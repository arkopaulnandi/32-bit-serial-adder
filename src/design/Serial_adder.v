==> flow/design.v <==
`timescale 1ns / 1ps
module Bit_counter(
    input clk, rst, count_en,
    output reg [5:0] count,
    output done
    );
    always @ (posedge clk or posedge rst) begin
        if(rst) begin
            count <= 6'b0;
        end else if(count_en) begin
            count <= count + 1;
        end
    end
    assign done = (count == 6'd31);
endmodule
`timescale 1ns / 1ps
module Control(
    input clk, rst, start, count_done,
    output reg load, shift, count_en, done
    );
    parameter IDLE = 2'b00;
    parameter LOAD = 2'b01;
    parameter ADD = 2'b10;
    parameter DONE = 2'b11;
    reg [1:0] pst, nst;
    always @ (posedge clk or posedge rst) begin
        if(rst) begin
            pst <= IDLE;
        end else begin
            pst <= nst;
        end
    end
    always @ (*) begin
        case(pst)
            IDLE: begin
                if(start == 1'b1) begin
                    nst = LOAD;
                end else begin
                    nst = IDLE;
                end
            end
            LOAD: begin
                nst = ADD;
            end
            ADD: begin
                if(count_done == 1'b1) begin
                    nst = DONE;
                end else begin
                    nst = ADD;
                end
            end
            DONE: begin
                if(start == 1'b0) begin
                    nst = IDLE;
                end else begin
                    nst = DONE;
                end
            end
            default: begin
                nst = IDLE;
            end
        endcase
    end
    always @ (*) begin
        load = 1'b0;    shift = 1'b0;   count_en = 1'b0;    done = 1'b0;
        case(pst)
            IDLE: begin             
            end
            LOAD: begin
                load = 1'b1;
            end
            ADD: begin
                shift = 1'b1;
                count_en = 1'b1;
            end 
            DONE: begin
                done = 1'b1;
            end
            default: begin
            end
        endcase
    end
endmodule
`timescale 1ns / 1ps
module Full_adder(
    input A, B, cin,
    output sum, cout
    );
    assign sum = A ^ B ^ cin;
    assign cout = (A & B) | (B & cin) | (cin & A); 
endmodule
`timescale 1ns / 1ps
module PISOreg(
    input clk, rst, shift, load, 
    input[31:0] parallel_in,
    output serial_out, 
    output [31:0] parallel_out    
    );
    wire [31:0] q;
    wire [31:0] d;
    dff ff0 (clk, rst, d[31], q[31]);
    dff ff1 (clk, rst, d[30], q[30]);
    dff ff2 (clk, rst, d[29], q[29]);
    dff ff3 (clk, rst, d[28], q[28]);
    dff ff4 (clk, rst, d[27], q[27]);
    dff ff5 (clk, rst, d[26], q[26]);
    dff ff6 (clk, rst, d[25], q[25]);
    dff ff7 (clk, rst, d[24], q[24]);
    dff ff8 (clk, rst, d[23], q[23]);
    dff ff9 (clk, rst, d[22], q[22]);
    dff ff10 (clk, rst, d[21], q[21]);
    dff ff11 (clk, rst, d[20], q[20]);
    dff ff12 (clk, rst, d[19], q[19]);
    dff ff13 (clk, rst, d[18], q[18]);
    dff ff14 (clk, rst, d[17], q[17]);
    dff ff15 (clk, rst, d[16], q[16]);
    dff ff16 (clk, rst, d[15], q[15]);
    dff ff17 (clk, rst, d[14], q[14]);
    dff ff18 (clk, rst, d[13], q[13]);
    dff ff19 (clk, rst, d[12], q[12]);
    dff ff20 (clk, rst, d[11], q[11]);
    dff ff21 (clk, rst, d[10], q[10]);
    dff ff22 (clk, rst, d[9], q[9]);
    dff ff23 (clk, rst, d[8], q[8]);
    dff ff24 (clk, rst, d[7], q[7]);
    dff ff25 (clk, rst, d[6], q[6]);
    dff ff26 (clk, rst, d[5], q[5]);
    dff ff27 (clk, rst, d[4], q[4]);
    dff ff28 (clk, rst, d[3], q[3]);
    dff ff29 (clk, rst, d[2], q[2]);
    dff ff30 (clk, rst, d[1], q[1]);
    dff ff31 (clk, rst, d[0], q[0]);  
    assign d[31] = load ? parallel_in[31] : shift ? 1'b0 : q[31];
    genvar i;
    generate
        for(i = 0; i < 31; i = i + 1) begin
            assign d[i] = load ? parallel_in[i] : shift ? q[i+1] : q[i];
        end
    endgenerate 
    assign serial_out = q[0];
    assign parallel_out = q;             
endmodule
`timescale 1ns / 1ps
module SIPOreg(
    input clk, rst, shift, serial_in,
    output [31:0] parallel_out
    );
    wire [31:0] q;
    wire [31:0] d;   
        dff ff0 (clk, rst, d[31], q[31]);
        dff ff1 (clk, rst, d[30], q[30]);
        dff ff2 (clk, rst, d[29], q[29]);
        dff ff3 (clk, rst, d[28], q[28]);
        dff ff4 (clk, rst, d[27], q[27]);
        dff ff5 (clk, rst, d[26], q[26]);
        dff ff6 (clk, rst, d[25], q[25]);
        dff ff7 (clk, rst, d[24], q[24]);
        dff ff8 (clk, rst, d[23], q[23]);
        dff ff9 (clk, rst, d[22], q[22]);
        dff ff10 (clk, rst, d[21], q[21]);
        dff ff11 (clk, rst, d[20], q[20]);
        dff ff12 (clk, rst, d[19], q[19]);
        dff ff13 (clk, rst, d[18], q[18]);
        dff ff14 (clk, rst, d[17], q[17]);
        dff ff15 (clk, rst, d[16], q[16]);
        dff ff16 (clk, rst, d[15], q[15]);
        dff ff17 (clk, rst, d[14], q[14]);
        dff ff18 (clk, rst, d[13], q[13]);
        dff ff19 (clk, rst, d[12], q[12]);
        dff ff20 (clk, rst, d[11], q[11]);
        dff ff21 (clk, rst, d[10], q[10]);
        dff ff22 (clk, rst, d[9], q[9]);
        dff ff23 (clk, rst, d[8], q[8]);
        dff ff24 (clk, rst, d[7], q[7]);
        dff ff25 (clk, rst, d[6], q[6]);
        dff ff26 (clk, rst, d[5], q[5]);
        dff ff27 (clk, rst, d[4], q[4]);
        dff ff28 (clk, rst, d[3], q[3]);
        dff ff29 (clk, rst, d[2], q[2]);
        dff ff30 (clk, rst, d[1], q[1]);
        dff ff31 (clk, rst, d[0], q[0]); 
    assign d[31] = shift ? serial_in : q[31];
    genvar i;
    generate
        for(i = 0; i < 31; i = i + 1) begin
            assign d[i] = shift ? q[i + 1] : q[i];
        end
    endgenerate    
    assign parallel_out = q;
endmodule
`timescale 1ns / 1ps
module Serial_adder(
    input clk, rst, start, 
    input [31:0] operand_A, operand_B,
    output [31:0] sum,
    output carry_out, done
    );
    wire load, shift, count_en;
    wire a_bit, b_bit, sum_bit, current_carry, next_carry;
    wire count_done;
    wire [31:0] A_out, B_out;
    wire [5:0] count;
    PISOreg reg_a(clk, rst, shift, load, operand_A, a_bit, A_out);
    PISOreg reg_b(clk, rst, shift, load, operand_B, b_bit, B_out);
    SIPOreg reg_sum(clk, rst, shift, sum_bit, sum);
    Full_adder fa(a_bit, b_bit, current_carry, sum_bit, next_carry);
    dff carry_ff(clk, (rst | load), next_carry, current_carry);
    Bit_counter counter(clk, (rst | load), count_en, count, count_done);
    Control fsm(clk, rst, start, count_done, load, shift, count_en, done);
    assign carry_out = current_carry;
endmodule
`timescale 1ns / 1ps
module dff(
    input clk, rst, d,
    output reg q
    );
    always @ (posedge clk or posedge rst) begin
        if(rst) begin
            q <= 1'b0;
        end else begin
            q <= d;
        end
    end
endmodule
### From RTL to reports: Serial_adder

Tool output for the design above, in the order of the flow.
Line numbers count from 1 in the design file above.
Cell names lack the library's common part.
Not given: -

| set-up | value |
|---|---|
| top | Serial_adder |
| clock port | clk |
| library | sky130hd |
| timing corner | tt_025C_1v80 |

### Word level

Counts by Yosys on the flattened word-level netlist (proc, flatten, opt, wreduce; memories kept). Register bits leave out memories and registers merged into their read ports (data or address). Print and check cells are left out. Cells with the same type and inputs are merged into one.

| storage and ports | value |
|---|---|
| bits in registers | 105 |
| output and inout bits | 34 |
| elaborated cells | 251 |

| operators by class | value |
|---|---|
| add/subtract/negate cells | 1 |
| equal/unequal tests | 4 |
| muxes and demuxes | 134 |
| bitwise gates (word level) | 8 |
| reduce/logical cells | 5 |

Operators by type and width:

| cell | count |
|---|---|
| 1-bit two-way mux | 129 |
| 3-bit OR reduction | 3 |
| 2-bit case mux with 4-bit select | 1 |
| 6-bit by 1-bit adder with 6-bit output with constant B | 1 |
| 6-bit by 5-bit equality test with 1-bit output with constant B | 1 |
| 1-bit case mux with 2-bit select | 3 |
| 2-bit equality test with constant B | 2 |
| 1-bit bitwise AND | 3 |
| 1-bit bitwise OR | 3 |
| 1-bit bitwise XOR | 2 |
| 2-bit by 1-bit equality test with 1-bit output with constant B | 1 |
| 2-bit logical NOT | 1 |
| 2-bit nonzero test | 1 |
| 2-bit two-way mux | 1 |

### Longest topological paths

Longest topological path by Yosys (ltp), each cell counted once; first at word level (registers and memories cut), then after technology mapping (sequential cells cut; the memories' decode and read muxes count).

| depth | value |
|---|---|
| depth in word-level cells | 5 |
| ABC_AREA | 0 |
| gate-level depth with buffers | 7 |
| gate-level depth less buffers | 4 |

### After synthesis

The flow's flattened synthesis, as Yosys stat reports it; memories are mapped. The netlist is that of the ABC_AREA named above (0 if unset); the other value can give another one.

Cell types:

| cell type | count | total area (um2) |
|---|---|---|
| dfrtp_1 | 106 | 2.65E+03 |
| a2bb2oi_1 | 49 | 429.162 |
| mux2_2 | 33 | 371.606 |
| o22ai_1 | 59 | 369.104 |
| buf_4 | 33 | 247.738 |
| a2bb2oi_2 | 10 | 150.144 |
| buf_2 | 21 | 105.101 |
| nand3_1 | 7 | 35.034 |
| xnor2_1 | 4 | 35.034 |
| buf_6 | 3 | 33.782 |
| a22o_1 | 3 | 26.275 |
| dfstp_2 | 1 | 26.275 |
| a22oi_1 | 3 | 22.522 |
| clkbuf_1 | 6 | 22.522 |
| fa_1 | 1 | 20.019 |
| a21oi_4 | 1 | 16.266 |
| nor2_1 | 4 | 15.014 |
| ha_1 | 1 | 12.512 |

Other cell types: 16; their cells: 18.

| mapped netlist | value |
|---|---|
| standard cells after synthesis | 363 |
| chip area (Yosys) | 4,705.8 um2 |
| sequential part of the area | 2,678.8 um2 |
| mapped flip-flops | 107 |
| buffer cells | 63 |

By module: a second synthesis without flattening, with its own total; a netlist apart from the flattened one above.

| second synthesis, totals | value |
|---|---|
| cell total of the unflattened synthesis | 483 |
| area (unflattened synthesis) | 5,210.0 um2 |

Rows give one instance, submodules left out.

Modules:

| module | instances | cells | area (um2) |
|---|---|---|---|
| dff | 97 | 2 | 28.8 |
| PISOreg | 2 | 108 | 710.7 |
| SIPOreg | 1 | 36 | 544.3 |
| Bit_counter | 1 | 21 | 269.0 |
| Control | 1 | 14 | 157.7 |
| Full_adder | 1 | 1 | 20.0 |
| Serial_adder | 1 | 1 | 6.3 |

### Timing after synthesis

Source: OpenSTA report_checks on the synthesized netlist (no wires, ideal clock, input and output delay 20% of the period each), path of least setup slack; recovery checks are left aside. Register names are those of the netlist, which keeps one name where synthesis merged equal registers.

| path after synthesis | value |
|---|---|
| path kind | flip-flop to flip-flop |
| from | reg fsm.pst |
| to | reg reg_b.ff5.q |
| period | 1,480 ps |
| setup time | 133 ps |
| time at the first pin | 0 ps |
| data arrival time | 1,265 ps |
| path slack | 82 ps |
| path delay | 1,398 ps |
| stages on the path | 8 |
| path buffers | 4 |
| synthesis period reached | 1,398 ps |

"path delay" = arrival - input delay + setup time.
"stages on the path" counts driving pins, that of a launching flip-flop among them; a cell with two outputs on the path counts twice.
"synthesis period reached" is the clock period less the worst setup slack; recovery checks do not enter. This is arithmetic on one report: input and output delays are still those of the set period (20% each).
Where an end lacks its bit number, it is one bit of the signal, or one of the new flip-flops if synthesis recoded a state register.
The rows between start and end are the longest chain of elaborated cells between them; the timing report does not say that the signal goes this way. Where chains are equally long, one stands for them.
Each line given opens the expression or statement behind the cell; cells for indexed reads and writes are added by Yosys, which also makes memories of some case tables.

| on the way, after synthesis | value |
|---|---|
| cell sequence | dfrtp_1 > buf_2 > nand2b_1 > buf_2 > buf_6 > buf_4 > o22ai_1 > a2bb2oi_2 |
| cells in the longest elaborated chain | 5 |
| elaborated cells on any way between the ends | 11 |
| those cells by class | 3 x eq/ne; 4 x mux; 4 x reduce/logical |

RTL lines, path after synthesis:

| item | line | text |
|---|---|---|
| from (decl) | 25 | `reg [1:0] pst, nst;` |
| from (assign) | 28 | `pst <= IDLE;` |
| from (assign) | 30 | `pst <= nst;` |
| 2-bit logical NOT | 66 | `case(pst)` |
| 3-bit OR reduction | - |  |
| 1-bit case mux with 2-bit select | 66 |  |
| 1-bit two-way mux x2 | 137 | `assign d[i] = load ? parallel_in[i] : shift ? q[i+1] : q[i];` |
| to (assign) | 219 | `q <= 1'b0;` |
| to (assign) | 221 | `q <= d;` |
| to (decl) | 215 | `output reg q` |

### Timing after layout

From the final timing report of stored run 1: the path of least setup slack in the routed layout; clock arrival at registers is part of the times.
The report prints the path's times to 10 ps; the period is as set.

| path after layout | value |
|---|---|
| path kind | flip-flop to flip-flop |
| from | reg fsm.pst |
| to | reg reg_a.ff31.q |
| period | 1,230 ps |
| setup time | 70 ps |
| time at the first pin | 360 ps |
| data arrival time | 1,820 ps |
| path slack | -280 ps |
| stages on the path | 7 |
| path buffers | 3 |

Where an end lacks its bit number, it is one bit of the signal, or one of the new flip-flops if synthesis recoded a state register.
The rows between start and end are the longest chain of elaborated cells between them; the timing report does not say that the signal goes this way. Where chains are equally long, one stands for them.

| on the way, after layout | value |
|---|---|
| cell sequence | dfrtp_1 > buf_6 > or2_4 > a21oi_4 > buf_6 > buf_12 > a2bb2oi_2 |
| cells in the longest elaborated chain | 5 |
| elaborated cells on any way between the ends | 11 |
| those cells by class | 3 x eq/ne; 4 x mux; 4 x reduce/logical |

RTL lines, path after layout:

| item | line | text |
|---|---|---|
| from (decl) | 25 | `reg [1:0] pst, nst;` |
| from (assign) | 28 | `pst <= IDLE;` |
| from (assign) | 30 | `pst <= nst;` |
| 2-bit logical NOT | 66 | `case(pst)` |
| 3-bit OR reduction | - |  |
| 1-bit case mux with 2-bit select | 66 |  |
| 1-bit two-way mux x2 | 137 | `assign d[i] = load ? parallel_in[i] : shift ? q[i+1] : q[i];` |
| to (assign) | 219 | `q <= 1'b0;` |
| to (assign) | 221 | `q <= d;` |
| to (decl) | 215 | `output reg q` |

FLOW RESULTS
============

Module Serial_adder, platform sky130hd: 2 stored runs of the flow (Yosys, OpenROAD) with differing settings, in no particular order. Input and output delays are each 20% of the period that was set; the output load is 0.01 pF.
By "overall power" is meant OpenSTA's value without simulated activity: inputs other than the clock are taken to toggle once in ten clock periods, and the tool carries that through the logic.
Among the settings, n/a means not set for that run.

| run name | period_ns | CORE_UTILIZATION | SETUP_SLACK_MARGIN | PLACE_DENSITY | CTS_CLUSTER_SIZE | CTS_CLUSTER_DIAMETER | CAP_MARGIN | MIN_ROUTING_LAYER | CORE_MARGIN | SLEW_MARGIN | die size (um2) | overall power (mW) | setup slack of the worst path (ps) | post-layout utilization (%) | mapped cell area after synthesis (um2) | std-cell area (final layout) (um2) |
|---|---|---|---|---|---|---|---|---|---|---|---|---|---|---|---|---|
| stored run 1 | 1.23 | 52 | 0.35 | 0.62 | 69 | 346 | 40 | met2 | 2 | 20 | 9,826.8 | 19.403 | -285 | 82.8 | 4,705.8 | 7,255.7 |
| stored run 2 | 0.991 | 40 | n/a | n/a | n/a | n/a | 20 | n/a | 2 | 20 | 12,648.4 | 24.981 | -552 | 65.6 | 4,705.8 | 7,517.2 |
